==> flow/design.v <==
module calc (
                  input [7:0]  inpA ,
                  input [7:0]  inpB ,
                  input [01:0] inpOpType ,
                  output[15:0] outC  ,
                  input        iValid ,
                  output       iStall ,
                  input        oStall ,
                  output       oValid ,
                  input        clk ,
                  input        rstn 
                  ) ;
   parameter   ST_IDL   = 2'b00 ;
   parameter   ST_VALID = 2'b01 ;
   parameter   ST_STALL = 2'b11 ;
   reg         inp_dstall_r, oup_dval_r ;
   reg         inp_dstall_s, oup_dval_s;
	 reg         lat_inp_ls, lat_inp_hs, mv_lat_l_hs;
   reg [1:0]   st_cur, st_nxt ;
   reg  [15:0] store_ha, store_hb, oup_h ;
   reg  [15:0] store_la, store_lb;
   reg  [01:0] store_lctrl, store_hctrl ;
always @* begin
  inp_dstall_s = 1'b0 ;
  oup_dval_s   = 1'b0 ;
  lat_inp_ls   = 1'b0 ;
  lat_inp_hs   = 1'b0 ;
	mv_lat_l_hs  = 1'b0;
  st_nxt       = st_cur ;
  case(st_cur) 
    ST_IDL : begin
       if(iValid) begin
         lat_inp_hs   = 1'b1 ;
         st_nxt       = ST_VALID ;
      		oup_dval_s = 1'b1 ;
       end
     end
    ST_VALID : begin
      oup_dval_s = 1'b1 ;
			if(oStall) begin
				if(iValid) begin
      		inp_dstall_s = 1'b1 ;
        	st_nxt       = ST_STALL ;
         	lat_inp_ls   = 1'b1 ;
				end
			end
			else if(!iValid)begin
      	oup_dval_s = 1'b0 ;
        st_nxt     = ST_IDL ;
			end
			else begin
         lat_inp_hs   = 1'b1 ;
			end
		end	
    ST_STALL : begin
      oup_dval_s 	= 1'b1 ;
      inp_dstall_s = 1'b1 ;
      if(!oStall) begin
      	inp_dstall_s = 1'b0 ;
        st_nxt       = ST_VALID ;
				mv_lat_l_hs = 1'b1;
      end
     end
  endcase
end
always @(posedge clk or negedge rstn) begin
  if(!rstn) begin
    inp_dstall_r <= 1'b0 ;
    st_cur       <= ST_IDL ;
    oup_dval_r   <= 1'b0 ;
  end
  else begin
    inp_dstall_r <= inp_dstall_s ;
    st_cur       <= st_nxt ;
    oup_dval_r   <= oup_dval_s ;
  end
end
always @(posedge clk) begin
  if(lat_inp_hs) begin
    store_ha    <= inpA ;
    store_hb    <= inpB ;
    store_hctrl <= inpOpType ;
  end
	else if(mv_lat_l_hs)begin
    store_ha    <= store_la ;
    store_hb    <= store_lb ;
    store_hctrl <= store_lctrl ;
  end
end
always @(posedge clk) begin
  if(lat_inp_ls) begin
    store_la    <= inpA ;
    store_lb    <= inpB ;
    store_lctrl <= inpOpType ;
  end
end
always @* begin
  if(store_hctrl == 2'b00) oup_h = store_ha + store_hb ;
  else if(store_hctrl == 2'b01) oup_h = store_ha - store_hb ;
  else if(store_hctrl == 2'b10) oup_h = store_ha * store_hb ;
  else if(store_hb == 0) oup_h = 0 ;
  else oup_h = store_ha / store_hb ;
end
assign iStall   = inp_dstall_r ;
assign oValid   = oup_dval_r ;
assign outC     = oup_h ;
endmodule 
# Step by step through the tools: calc
# The steps from the RTL of calc to its reports follow in flow order.
# Line numbers count from 1 in the design file above.
# Operators: Yosys type, input widths -> output width; for muxes data width and select width s.
# Cell names lack the library's common part.
# Not given: -
[design]
design = "calc"
clock_port = "clk"
cell_library = "sky130hd"
pvt_corner = "tt_025C_1v80"

# Word level
# Source: Yosys, flattened and elaborated, memories not mapped. Widths are those after wreduce. Registers that Yosys merges into a memory's read port (data or address) are not register bits. Print and check cells do not count. Equal cells are merged and count once.
[word_totals]
output_inout_bits = 18
elab_cells = 54
reg_bits = 40
[op_classes]
addsub = 2
n_eq = 8
muxes = 27
n_reduce_logical = 6
multipliers = 1
div = 1
[ops]
columns = ["operator", "n"]
rows = [
  ["$div 8x8->16", 1],
  ["$mul 8x8->16", 1],
  ["$mux 16", 4],
  ["$mux 8", 4],
  ["$logic_not 16->1", 1],
  ["$mux 2", 7],
  ["$add 8x8->9", 1],
  ["$sub 8x8->9", 1],
  ["$mux 1", 8],
  ["$ne 3x3->1 const B", 2],
  ["$pmux 2 s3", 1],
  ["$reduce_and 5->1", 1],
  ["$eq 2x1->1 const B", 2],
  ["$eq 2x2->1 const B", 2],
  ["$ne 2x2->1 const B", 2],
  ["$logic_not 2->1", 2],
  ["$pmux 1 s2", 2],
  ["$reduce_bool 3->1", 1],
  ["$pmux 1 s3", 1],
  ["$reduce_bool 2->1", 1],
]

# Logic depth
# Longest topological path by Yosys (ltp), each cell counted once; first at word level (registers and memories cut), then after technology mapping (sequential cells cut; the memories' decode and read muxes count).
[logic_depth]
depth_word = 5
abc_area = 1
mapped_depth = 209

# Mapped cells and area
# Yosys stat after the flow's synthesis: flattened, memories mapped to cells. It holds for the ABC_AREA given above (unset counts as 0); a run with the other value may have another netlist.
# Totals and module areas in this step are rounded.
[by_type]
columns = ["type", "n", "area_total_um2"]
rows = [
  ["ha_1", 154, 1.93E+03],
  ["nand2_1", 392, 1.47E+03],
  ["edfxtp_1", 36, 1.08E+03],
  ["inv_1", 259, 972.182],
  ["fa_1", 38, 760.73],
  ["nand3_1", 73, 365.35],
  ["nor2_1", 97, 364.099],
  ["o21ai_0", 68, 340.326],
  ["a21oi_1", 66, 330.317],
  ["xnor2_1", 32, 280.269],
  ["xor2_1", 31, 271.51],
  ["a21o_1", 18, 135.13],
  ["o21bai_1", 18, 135.13],
  ["nand3_2", 11, 110.106],
  ["dfrtp_1", 4, 100.096],
  ["nand2_2", 16, 100.096],
  ["o21ai_1", 19, 95.091],
  ["nor2_4", 8, 90.086],
]
# Other cell types: 37; their cells: 154.
[mapped]
ffs = 41
buf_cells = 34
cell_count = 1494
yosys_area_um2 = 9990

# Worst setup path after synthesis
# Path of least setup slack by OpenSTA after synthesis, without wires, with an ideal clock, recovery checks aside; 20% of the period is set as input and as output delay. Where synthesis merged equal registers, the netlist keeps one of their names.
[synth_path]
kind = "register to output"
startpoint = "register store_hb[3]"
endpoint = "output port outC[0]"
out_delay_ns = 10.360
n_path_buf = 10
t_arrival_ns = 25.369
period_ns = 51.8
delay_ns = 25.369
setup_slack_ns = 16.071
driving_pins = 199
required_time_ns = 41.440
launch_ns = 0.000
period_less_setup_slack_ns = 35.729
# "delay_ns" is the arrival time less input delay plus setup time.
# A path that ends at an output port has no setup time.
# "driving_pins": output pins that drive a net of the path, with the launching flip-flop's if there is one; two outputs of one cell count as two.
# "period_less_setup_slack_ns" = period - worst setup slack (recovery checks aside). The figure is calculated, with input and output delays left at 20% of the set period.
# Between the ends stands the longest chain of elaborated cells between them, by number of cells; it is not shown to be the way that was timed. Of several equally long chains one is given.
# A line is the first line of the expression or statement that the cell stems from. Yosys adds cells for indexed reads and writes and turns some case tables into memories.
[synth_via]
cell_sequence = "edfxtp_1 buf_2 inv_2 nand3_1 nor2_2 nand2_1 nand2_2 nand2_1 inv_1 ha_1 inv_1 nor2_1 o21ai_2 inv_1 nand3b_1 nand2_1 ha_1 nand2_1 [163 not listed] nor2_4 nand2_1 o21ai_0 ha_1 a21boi_0 o21a_1 o21ai_0 nand2_1 a21oi_1 o21bai_1 a31oi_1 nand3_1 a21oi_1 nand3_1 nor2_1 nand3_1 nand2_1 a21oi_1"
elab_chain_cells = 5
cone_cells = 6
lines_between = 5
[synth_lines]
columns = ["element", "line", "text"]
rows = [
  ["from (assign)", 81, "store_hb    <= inpB ;"],
  ["from (assign)", 86, "store_hb    <= store_lb ;"],
  ["$div 8x8->16", 102, "else oup_h = store_ha / store_hb ;"],
  ["$mux 16", 101, "else if(store_hb == 0) oup_h = 0 ;"],
  ["$mux 16", 100, "else if(store_hctrl == 2'b10) oup_h = store_ha * store_hb ;"],
  ["$mux 16", 99, "else if(store_hctrl == 2'b01) oup_h = store_ha - store_hb ;"],
  ["$mux 16", 98, "if(store_hctrl == 2'b00) oup_h = store_ha + store_hb ;"],
  ["to (decl)", 5, "output[15:0] outC  ,"],
]

# Worst path after layout
# Path of least setup slack in the final report of entry A (OpenROAD, finished layout, wires in). Where an end is a register, its clock arrival counts in the times.
[layout_path]
kind = "register to output"
startpoint = "register store_hb[7]"
endpoint = "output port outC[0]"
t_arrival_ns = 26.28
driving_pins = 194
n_path_buf = 2
launch_ns = 0.27
period_ns = 35.4
setup_slack_ns = 2.04
required_time_ns = 28.32
out_delay_ns = 7.08
# Between the ends stands the longest chain of elaborated cells between them, by number of cells; it is not shown to be the way that was timed. Of several equally long chains one is given.
[layout_via]
cell_sequence = "edfxtp_1 nor2_8 nand2_4 nor2_2 nand2_1 nand2_2 nand2_1 inv_1 ha_1 inv_1 nor2_1 o21ai_2 inv_1 nand3b_1 nand2_1 ha_1 nand2_1 nand2_1 [158 not listed] nand2_1 o21ai_0 ha_1 a21boi_0 o21a_1 o21ai_0 nand2_1 a21oi_1 o21bai_1 a31oi_1 nand3_1 a21oi_2 nand3_1 nor2_2 nand3_2 nand2_1 a21oi_1 dlymetal6s2s_1"
elab_chain_cells = 5
cone_cells = 6
lines_between = 5
[layout_lines]
columns = ["element", "line", "text"]
rows = [
  ["from (assign)", 81, "store_hb    <= inpB ;"],
  ["from (assign)", 86, "store_hb    <= store_lb ;"],
  ["$div 8x8->16", 102, "else oup_h = store_ha / store_hb ;"],
  ["$mux 16", 101, "else if(store_hb == 0) oup_h = 0 ;"],
  ["$mux 16", 100, "else if(store_hctrl == 2'b10) oup_h = store_ha * store_hb ;"],
  ["$mux 16", 99, "else if(store_hctrl == 2'b01) oup_h = store_ha - store_hb ;"],
  ["$mux 16", 98, "if(store_hctrl == 2'b00) oup_h = store_ha + store_hb ;"],
  ["to (decl)", 5, "output[15:0] outC  ,"],
]

Add stored flow runs of calc

Below are 2 stored runs of the flow (Yosys, OpenROAD; platform sky130hd) on calc, each with its settings and what was measured, unordered. Constraints: input delay and output delay 20% of the set period each, output load 0.01 pF.
By "period_less_ws_ns" is meant the clock period of the run minus its worst setup slack. This is arithmetic on one report: input and output delays are still those of the set period (20% each).
"timing.worst_path_ns" means the part of the period allowed to the worst setup path (the constraints hold back 20% at inputs and 20% at outputs) less its slack; where the path has registers, the arrival times of their clocks count too.
Results are given in rounded form.

# entry A
==> flow/run.sh <==
#!/bin/bash
# the make line also repeats the synthesis and layout settings of config.mk as NAME=value (left out here)
make -C /OpenROAD-flow-scripts/flow DESIGN_CONFIG=/design/flow/config.mk WORK_HOME=/design/flow/orfs CLKGATE_MAP_FILE= finish
==> flow/config.mk <==
export PLATFORM = sky130hd
export DESIGN_NAME = calc
export DESIGN_NICKNAME = calc
export VERILOG_FILES = /design/flow/design.v
export SDC_FILE = /design/flow/constraint.sdc
export NUM_CORES = 4
export LEC_CHECK = 0
export ABC_AREA = 1
export CAP_MARGIN = 20
export CORE_ASPECT_RATIO = 0.5
export CORE_MARGIN = 2
export CORE_UTILIZATION = 30
export CTS_CLUSTER_DIAMETER = 24
export CTS_CLUSTER_SIZE = 37
export GPL_ROUTABILITY_DRIVEN = 0
export GPL_TIMING_DRIVEN = 1
export MIN_ROUTING_LAYER = met1
export PLACE_DENSITY = 0.83
export SLEW_MARGIN = 15
==> flow/constraint.sdc <==
create_clock -name core_clock -period 35.4 [get_ports {clk}]
set_input_delay 7.0800 -clock core_clock [delete_from_list [all_inputs] [get_ports {clk}]]
set_output_delay 7.0800 -clock core_clock [all_outputs]
set_load 0.01 [all_outputs]

==> entry A: results <==
period_less_ws_ns=33.360
tns_ns=0.000
timing.worst_path_ns=26.28
worst_path_kind="register to output"
post_synth_area_um2=9990
final_stdcell_area_um2=11600
fin_ws_ns=2.04
util_pct=35.3
final_hold_ws_ns=0.477
die_area_um2=34900

# entry B
==> flow/run.sh <==
#!/bin/bash
# the make line also repeats the synthesis and layout settings of config.mk as NAME=value (left out here)
make -C /OpenROAD-flow-scripts/flow DESIGN_CONFIG=/design/flow/config.mk WORK_HOME=/design/flow/orfs CLKGATE_MAP_FILE= finish
==> flow/config.mk <==
export PLATFORM = sky130hd
export DESIGN_NAME = calc
export DESIGN_NICKNAME = calc
export VERILOG_FILES = /design/flow/design.v
export SDC_FILE = /design/flow/constraint.sdc
export NUM_CORES = 4
export LEC_CHECK = 0
export CAP_MARGIN = 20
export CORE_MARGIN = 2
export CORE_UTILIZATION = 40
export SLEW_MARGIN = 20
==> flow/constraint.sdc <==
create_clock -name core_clock -period 26.1 [get_ports {clk}]
set_input_delay 5.2200 -clock core_clock [delete_from_list [all_inputs] [get_ports {clk}]]
set_output_delay 5.2200 -clock core_clock [all_outputs]
set_load 0.01 [all_outputs]

==> entry B: results <==
period_less_ws_ns=30.824
tns_ns=-8.42
timing.worst_path_ns=25.60
worst_path_kind="register to output"
post_synth_area_um2=9770
final_stdcell_area_um2=14000
fin_ws_ns=-4.72
util_pct=57.8
final_hold_ws_ns=0.538
die_area_um2=25700
